==> flow/design.v <==
module fifo_golden #(
    parameter ENTRY_WIDTH = 32,
    parameter N_ENTRIES = 8,
    localparam PTR_WIDTH = $clog2(N_ENTRIES),
    localparam CTR_WIDTH = PTR_WIDTH + 1
) (
    input logic clk,
    input logic rst_aL,
    output logic enq_ready,
    input logic enq_valid,
    input logic [ENTRY_WIDTH-1:0] enq_data,
    input logic deq_ready,
    output logic deq_valid,
    output logic [ENTRY_WIDTH-1:0] deq_data,
    input wire init,
    input wire [N_ENTRIES-1:0] [ENTRY_WIDTH-1:0] init_entry_reg_state,
    input wire [CTR_WIDTH-1:0] init_enq_up_counter_state,
    input wire [CTR_WIDTH-1:0] init_deq_up_counter_state,
    output wire [N_ENTRIES-1:0] [ENTRY_WIDTH-1:0] current_entry_reg_state,
    output wire [CTR_WIDTH-1:0] current_enq_up_counter_state,
    output wire [CTR_WIDTH-1:0] current_deq_up_counter_state
);
    logic [CTR_WIDTH-1:0] enq_ctr_r;
    logic [CTR_WIDTH-1:0] deq_ctr_r;
    logic [N_ENTRIES-1:0] [ENTRY_WIDTH-1:0] fifo_r;
    logic [CTR_WIDTH-1:0] enq_ctr_next;
    logic [CTR_WIDTH-1:0] deq_ctr_next;
    logic [N_ENTRIES-1:0] [ENTRY_WIDTH-1:0] fifo_next;
    wire [PTR_WIDTH-1:0] enq_ptr = enq_ctr_r[PTR_WIDTH-1:0];
    wire [PTR_WIDTH-1:0] deq_ptr = deq_ctr_r[PTR_WIDTH-1:0];
    wire fifo_empty = enq_ctr_r == deq_ctr_r;
    wire fifo_full = (enq_ctr_r[PTR_WIDTH] != deq_ctr_r[PTR_WIDTH]) && (enq_ctr_r[PTR_WIDTH-1:0] == deq_ctr_r[PTR_WIDTH-1:0]);
    assign enq_ready = ~fifo_full;
    assign deq_valid = ~fifo_empty;
    assign deq_data = fifo_r[deq_ptr];
    assign enq_ctr_next = enq_valid && enq_ready ? enq_ctr_r + 1 : enq_ctr_r;
    assign deq_ctr_next = deq_valid && deq_ready ? deq_ctr_r + 1 : deq_ctr_r;
    always_comb begin
        fifo_next = fifo_r;
        if (enq_valid && enq_ready) begin
            fifo_next[enq_ptr] = enq_data;
        end
    end
    always_ff @(posedge clk or posedge init or negedge rst_aL) begin
        if (init) begin
            enq_ctr_r <= init_enq_up_counter_state;
            deq_ctr_r <= init_deq_up_counter_state;
            fifo_r <= init_entry_reg_state;
        end else if (!rst_aL) begin
            enq_ctr_r <= 0;
            deq_ctr_r <= 0;
            fifo_r <= 0;
        end else begin
            enq_ctr_r <= enq_ctr_next;
            deq_ctr_r <= deq_ctr_next;
            fifo_r <= fifo_next;
        end
    end
    assign current_entry_reg_state = fifo_r;
    assign current_enq_up_counter_state = enq_ctr_r;
    assign current_deq_up_counter_state = deq_ctr_r;
endmodule
* From RTL to reports: fifo_golden
Tool output for the design above, in the order of the flow.
Line numbers count from 1 in the design file above.
Library cell names are shortened.
The mark -- stands for no value.
- Top :: fifo_golden
- Clock :: clk
- Library :: sky130hd
- Timing corner :: tt_025C_1v80

* Word level
Source: Yosys, flattened and elaborated, memories not mapped. Widths are those after wreduce; folded enables and synchronous resets count as part of the registers. Registers that Yosys merges into a memory's read port (data or address) are not register bits. Print and check cells do not count. Equal cells are merged and count once.
- Add/subtract/negate cells :: 3
- Multipliers :: 0
- Divide/modulo/power cells :: 0
- Order comparisons :: 0
- Equal/unequal tests :: 3
- Shift-type cells :: 3
- Muxes and demuxes :: 8
- Bitwise gates (word level) :: 8
- Reductions and logical operators :: 3
** Operators with widths (number)
- two-way mux 256 bit :: 3
- inverter 256 bit :: 2
- bitwise AND 256 bit :: 1
- OR 256 bit :: 1
- variable part select 256 x 9 -> 32 bit :: 1
- variable shift 32 x 33 -> 256 bit :: 1
- variable shift 32 x 33 -> 256 bit (first input constant) :: 1
- negator 8 -> 33 bit :: 1
- two-way mux 4 bit :: 5
- adder 4 x 1 -> 4 bit (second input constant) :: 2
- inverter 4 bit :: 2
- equality test 4 bit :: 1
- logical AND 1 bit :: 3
- equality test 3 bit :: 1
- inverter 1 bit :: 2
- inequality test 1 bit :: 1
- Flip-flop bits (word level) :: 264
- Latch bits :: 0
- Bits in writable memories :: 0
- Memory bits (read-only) :: 0
- Word width x clocked read ports :: 0
- Memory cells :: 0
- Bits of input ports :: 301
- Cells after elaboration :: 31

* Depth
Depth = most cells in a row (Yosys ltp): at word level without a register or memory, in the mapped netlist without a sequential cell, where the memories' decode and read muxes count.
- Depth in word-level cells :: 5
- ABC_AREA :: 0
- Mapped depth :: 9
- Mapped depth without buffers :: 8

* After synthesis
The flow's flattened synthesis, as Yosys stat reports it; memories are mapped. The netlist is that of the ABC_AREA named above (0 if unset); the other value can give another one.
Totals and module areas in this step are rounded.
- Cells in the netlist :: 1430
- Cell area after synthesis :: 0.0165 mm^2
- Sequential area :: 0.00859 mm^2
- Flip-flop cells :: 264
- Buffer cells :: 190
** Cells by type (number)
- dfbbp_1 :: 264
- a32o_1 :: 224
- nand2_1 :: 532
- mux4_2 :: 64
- mux2_2 :: 57
- clkbuf_1 :: 117
- nor2b_1 :: 35
- buf_6 :: 14
- buf_1 :: 39
- mux2_1 :: 11
- buf_2 :: 18
- ha_1 :: 6
- xnor2_1 :: 6
- nand3_1 :: 9
- nor3_1 :: 7
- xor2_1 :: 4
- o41ai_4 :: 1
- nor3b_1 :: 3
Not listed: further types 16, cells in them 19.

* Path before layout
Path of least setup slack by OpenSTA after synthesis, without wires, with an ideal clock, recovery checks aside; 20% of the period is set as input and as output delay. Where synthesis merged equal registers, the netlist keeps one of their names.
- Path type :: reg2out
- From :: register deq_ctr_r[0]
- To :: output port deq_data[0]
- Period :: 2.68 ns
- Output delay :: 0.536 ns
- Launch time at the first pin :: 0.000 ns
- Arrival :: 2.185 ns
- Setup slack :: -0.041 ns
- Path delay :: 2.185 ns
- Stages on the path :: 6
- Synthesis period reached :: 2.721 ns
"path delay" = arrival - input delay + setup time.
At an output port there is no setup time.
"stages on the path" counts driving pins, that of a launching flip-flop among them; a cell with two outputs on the path counts twice.
"synthesis period reached" = period - worst setup slack (recovery checks aside). The figure is calculated, with input and output delays left at 20% of the set period.
Between the ends stands the longest chain of elaborated cells between them, by number of cells; it is not shown to be the way that was timed. Of several equally long chains one is given.
Each line given opens the expression or statement behind the cell; cells for indexed reads and writes are added by Yosys, which also makes memories of some case tables.
At most two assigning lines are given for a register; there are more.
- Cells stage by stage :: dfbbp_1 clkbuf_1 buf_2 buf_2 mux4_2 mux2_2
- Length of the longest elaborated chain :: 1
- Elaborated cells between the ends (all ways) :: 1
- Source lines of those cells :: 1
- Those cells by class :: shift: 1
** RTL lines, path after synthesis
- from (decl) :: line 24 : logic [CTR_WIDTH-1:0] deq_ctr_r;
- from (assign) :: line 47 : deq_ctr_r <= init_deq_up_counter_state;
- from (assign) :: line 55 : deq_ctr_r <= deq_ctr_next;
- variable part select 256 x 9 -> 32 bit :: line 35 : assign deq_data = fifo_r[deq_ptr];
- to (decl) :: line 14 : output logic [ENTRY_WIDTH-1:0] deq_data,

* Worst path after layout
Path of least setup slack in the final report of record 2 (OpenROAD, finished layout, wires in). Where an end is a register, its clock arrival counts in the times.
- Path type :: reg2out
- From :: register deq_ctr_r[0]
- To :: output port deq_data[4]
- Period :: 4.8 ns
- Output delay :: 0.96 ns
- Launch time at the first pin :: 0.58 ns
- Arrival :: 3.11 ns
- Setup slack :: 0.73 ns
- Stages on the path :: 6
Between the ends stands the longest chain of elaborated cells between them, by number of cells; it is not shown to be the way that was timed. Of several equally long chains one is given.
At most two assigning lines are given for a register; there are more.
- Cells stage by stage :: dfbbp_1 buf_4 buf_12 mux4_2 mux2_2 clkdlybuf4s50_1
- Length of the longest elaborated chain :: 1
- Elaborated cells between the ends (all ways) :: 1
- Source lines of those cells :: 1
- Those cells by class :: shift: 1
** RTL lines, path after layout
- from (decl) :: line 24 : logic [CTR_WIDTH-1:0] deq_ctr_r;
- from (assign) :: line 47 : deq_ctr_r <= init_deq_up_counter_state;
- from (assign) :: line 55 : deq_ctr_r <= deq_ctr_next;
- variable part select 256 x 9 -> 32 bit :: line 35 : assign deq_data = fifo_r[deq_ptr];
- to (decl) :: line 14 : output logic [ENTRY_WIDTH-1:0] deq_data,

Top module fifo_golden; platform sky130hd; tools Yosys and OpenROAD; 2 stored runs in no particular order. Input and output delays are each 20% of the period that was set; the output load is 0.01 pF.
"allowed time less slack (worst setup path)" means the part of the period allowed to the worst setup path (the constraints hold back 20% at inputs and 20% at outputs) less its slack; where the path has registers, the arrival times of their clocks count too.
Values from the reports are rounded here.

** Record 1
- Settings :: period_ns=3.92; CORE_UTILIZATION=69; PLACE_DENSITY_LB_ADDON=0.07; CELL_PAD_IN_SITES_GLOBAL_PLACEMENT=3; CELL_PAD_IN_SITES_DETAIL_PLACEMENT=2; CTS_CLUSTER_DIAMETER=149; CAP_MARGIN=5; SLEW_MARGIN=25; CORE_MARGIN=2
- Outcome :: no results, placement failed with FLW-0024

** Record 2
- Settings :: period_ns=4.8; CORE_UTILIZATION=18; SETUP_SLACK_MARGIN=0.69; PLACE_DENSITY=0.78; CORE_ASPECT_RATIO=1.99; CORE_MARGIN=10; TNS_END_PERCENT=35; GPL_ROUTABILITY_DRIVEN=0; MIN_ROUTING_LAYER=met2; MAX_ROUTING_LAYER=met5; CAP_MARGIN=20; SLEW_MARGIN=20
- Chip area in the Yosys report :: 0.0165 mm^2
- Total negative slack :: 0.000 ns
- Setup slack of the critical path :: 0.731 ns
- Allowed time less slack (worst setup path) :: 3.11 ns
- Critical path type :: reg2out
- Utilization :: 0.27
- Area of the die :: 0.105 mm^2
