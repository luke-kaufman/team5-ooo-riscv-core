==> flow/design.v <==
`timescale 1ns / 1ps
module execute_alu (
		input		 clk, enable, rst,
		input [31:0] src_1,
		input [31:0] src_2,
		input		 dst_valid,
		input [3:0]  dst_tag,
		input [2:0]  alu_ctrl,
		input		 funct7,
		input		 pred,
		input [31:0] target,
		output [31:0] data_out
	);
	reg [31:0] alu_out;
	assign data_out = enable ? alu_out : 32'hZ;
	always @ (posedge clk) begin
		if (enable) begin
			if (rst) alu_out = 32'h0;  
			else begin  
				case (alu_ctrl)
					3'h0 : alu_out = funct7 ? src_1 - src_2 : src_1 + src_2;  
					3'h4 : alu_out = src_1 ^ src_2;  
					3'h6 : alu_out = src_1 | src_2;  
					3'h7 : alu_out = src_1 & src_2;  
					3'h1 : alu_out = src_1 << src_2[4:0];  
					3'h5 : alu_out = funct7 ? src_1 >> src_2[4:0] : src_1 >> src_2[4:0];  
					3'h2 : alu_out = (src_1 < src_2) ? 1 : 0;  
					3'h3 : alu_out = (src_1 < src_2) ? 1 : 0;  
					default: ;
				endcase
			end
		end
	end
endmodule
Step by step through the tools: execute_alu
Tool output for the design above, in the order of the flow.
Line numbers count from 1 in the design file above.
Cell names lack the library's common part.
Not given: --

set-up
  design top = execute_alu
  clock port = clk
  standard-cell library = sky130hd
  library corner = tt_025C_1v80

Word-level counts
Counts by Yosys on the flattened word-level netlist (proc, flatten, opt, wreduce; memories kept). Register bits leave out memories and registers merged into their read ports (data or address). Print and check cells are left out. Cells with the same type and inputs are merged into one.

word-level totals
  flip-flop bits (word level) = 32
  elaborated cells = 22

cells by class
  $add $sub $neg = 2
  $lt $le $gt $ge = 1
  equality and inequality tests = 7
  shift operators = 2
  multiplexer cells = 4
  bitwise operators = 3
  reductions and logical operators = 2

operators by type and width
  kind                                                            count
  32-bit parallel mux with 7-bit select                           1
  32-bit 2-to-1 mux                                               2
  32-bit adder                                                    1
  32-bit subtractor                                               1
  32-bit < comparator                                             1
  32-bit AND                                                      1
  32-bit bitwise OR                                               1
  32-bit bitwise XOR                                              1
  32-bit by 5-bit left shift with 32-bit output                   1
  32-bit by 5-bit >> shifter with 32-bit output                   1
  3-bit equality test with constant B                             4
  3-bit by 2-bit equality test with 1-bit output with constant B  2
  3-bit by 1-bit equality test with 1-bit output with constant B  1
  3-bit logical NOT                                               1
  2-bit OR reduction                                              1
  1-bit 2-to-1 mux                                                1

Logic depth
Depth = most cells in a row (Yosys ltp): at word level without a register or memory, in the mapped netlist without a sequential cell, where the memories' decode and read muxes count.

logic depth
  word-level depth = 3
  ABC_AREA = 0
  gate-level depth with buffers = 14
  depth with buffers taken out = 11

After synthesis
The flow's flattened synthesis, as Yosys stat reports it; memories are mapped. The netlist is that of the ABC_AREA named above (0 if unset); the other value can give another one.

synthesis totals
  cells in the netlist = 1238
  chip area (Yosys) = 9494.1 um^2
  area of sequential cells = 960.9 um^2
  flip-flops = 32

cells by type
  type      count  total area (um^2)
  mux4_2    54     1.22E+03
  ha_1      97     1.21E+03
  edfxtp_1  32     960.922
  mux2i_1   52     520.499
  nor2_1    123    461.693
  a21oi_1   88     440.422
  o21ai_0   80     400.384
  inv_1     106    397.882
  nand2_1   94     352.838
  clkbuf_1  51     191.434
  a31oi_1   26     162.656
  a22o_1    18     157.651
  o22ai_1   25     156.4
  nor3_1    31     155.149
  xnor2_1   16     140.134
  o211ai_1  17     127.622
  nand3_1   25     125.12
  a21o_1    16     120.115

Not listed: further types 64, cells in them 287.

Path before layout
OpenSTA on the mapped netlist: ideal clock, no wires. The path of least setup slack (recovery checks aside). Input and output delay are each 20% of the period. Register names are those of the netlist, which keeps one name where synthesis merged equal registers.

timing after synthesis
  path type = in2reg
  start = input src_2[2]
  end = register alu_out[31]
  clock period = 8100 ps
  input delay = 1620 ps
  library setup time = 265 ps
  launch time at the first pin = 1620 ps
  arrival time = 4635 ps
  data required time = 7835 ps
  path slack = 3200 ps
  delay of the path = 3280 ps
  stages = 14
  path buffers = 4
  period reached after synthesis = 4900 ps

"delay of the path" = arrival - input delay + setup time.
"stages": output pins that drive a net of the path, with the launching flip-flop's if there is one; two outputs of one cell count as two.
"period reached after synthesis" is the clock period less the worst setup slack; recovery checks do not enter. This is arithmetic on one report: input and output delays are still those of the set period (20% each).
The rows between start and end are the longest chain of elaborated cells between them; the timing report does not say that the signal goes this way. Where chains are equally long, one stands for them.
A line is the first line of the expression or statement that the cell stems from. Yosys adds cells for indexed reads and writes and turns some case tables into memories.
At most two assigning lines are given for a register; there are more.

between the ends, after synthesis
  path through = buf_2 -> inv_2 -> buf_2 -> buf_1 -> ha_1 -> buf_4 -> nor3_1 -> o31ai_1 -> a21oi_1 -> o21ai_1 -> a211oi_1 -> o22ai_1 -> mux2i_1 -> or3_1
  length of the longest elaborated chain = 3
  elaborated cells on any way between the ends = 6
  source lines of those cells = 4
  those cells by class = add/sub: 2; shift: 2; mux: 2

ends and longest elaborated chain, after synthesis
  element                                RTL line  RTL
  start: declaration                     5         input [31:0] src_2,
  32-bit adder                           21        3'h0 : alu_out = funct7 ? src_1 - src_2 : src_1 + src_2;
  32-bit 2-to-1 mux                      21
  32-bit parallel mux with 7-bit select  20        case (alu_ctrl)
  end: assignment                        21
  end: assignment                        22        3'h4 : alu_out = src_1 ^ src_2;
  end: declaration                       14        reg [31:0] alu_out;

Hand-over note for execute_alu

execute_alu on sky130hd: 2 stored runs with different settings, listed in no order. Input and output delays are each 20% of the period that was set; the output load is 0.01 pF.
Among the settings, . means not set for that run.

setting or result                   stored run 1  stored run 2
period_ns                           2.73          2.43
CORE_UTILIZATION                    42            68
SETUP_SLACK_MARGIN                  -0.18         0.23
PLACE_DENSITY_LB_ADDON              0.05          0.18
CORE_ASPECT_RATIO                   1.11          0.64
CELL_PAD_IN_SITES_GLOBAL_PLACEMENT  1             .
TNS_END_PERCENT                     5             10
CAP_MARGIN                          0             15
SLEW_MARGIN                         40            10
MIN_ROUTING_LAYER                   met2          met1
CORE_MARGIN                         2             2
HOLD_SLACK_MARGIN                   .             -0.07
CELL_PAD_IN_SITES_DETAIL_PLACEMENT  .             0
CTS_CLUSTER_DIAMETER                .             299
MAX_ROUTING_LAYER                   .             met5

Stored run 1: did not finish, routing stopped with GRT-0116
Stored run 2: did not finish, clock tree synthesis stopped with DPL-0038

End of note.
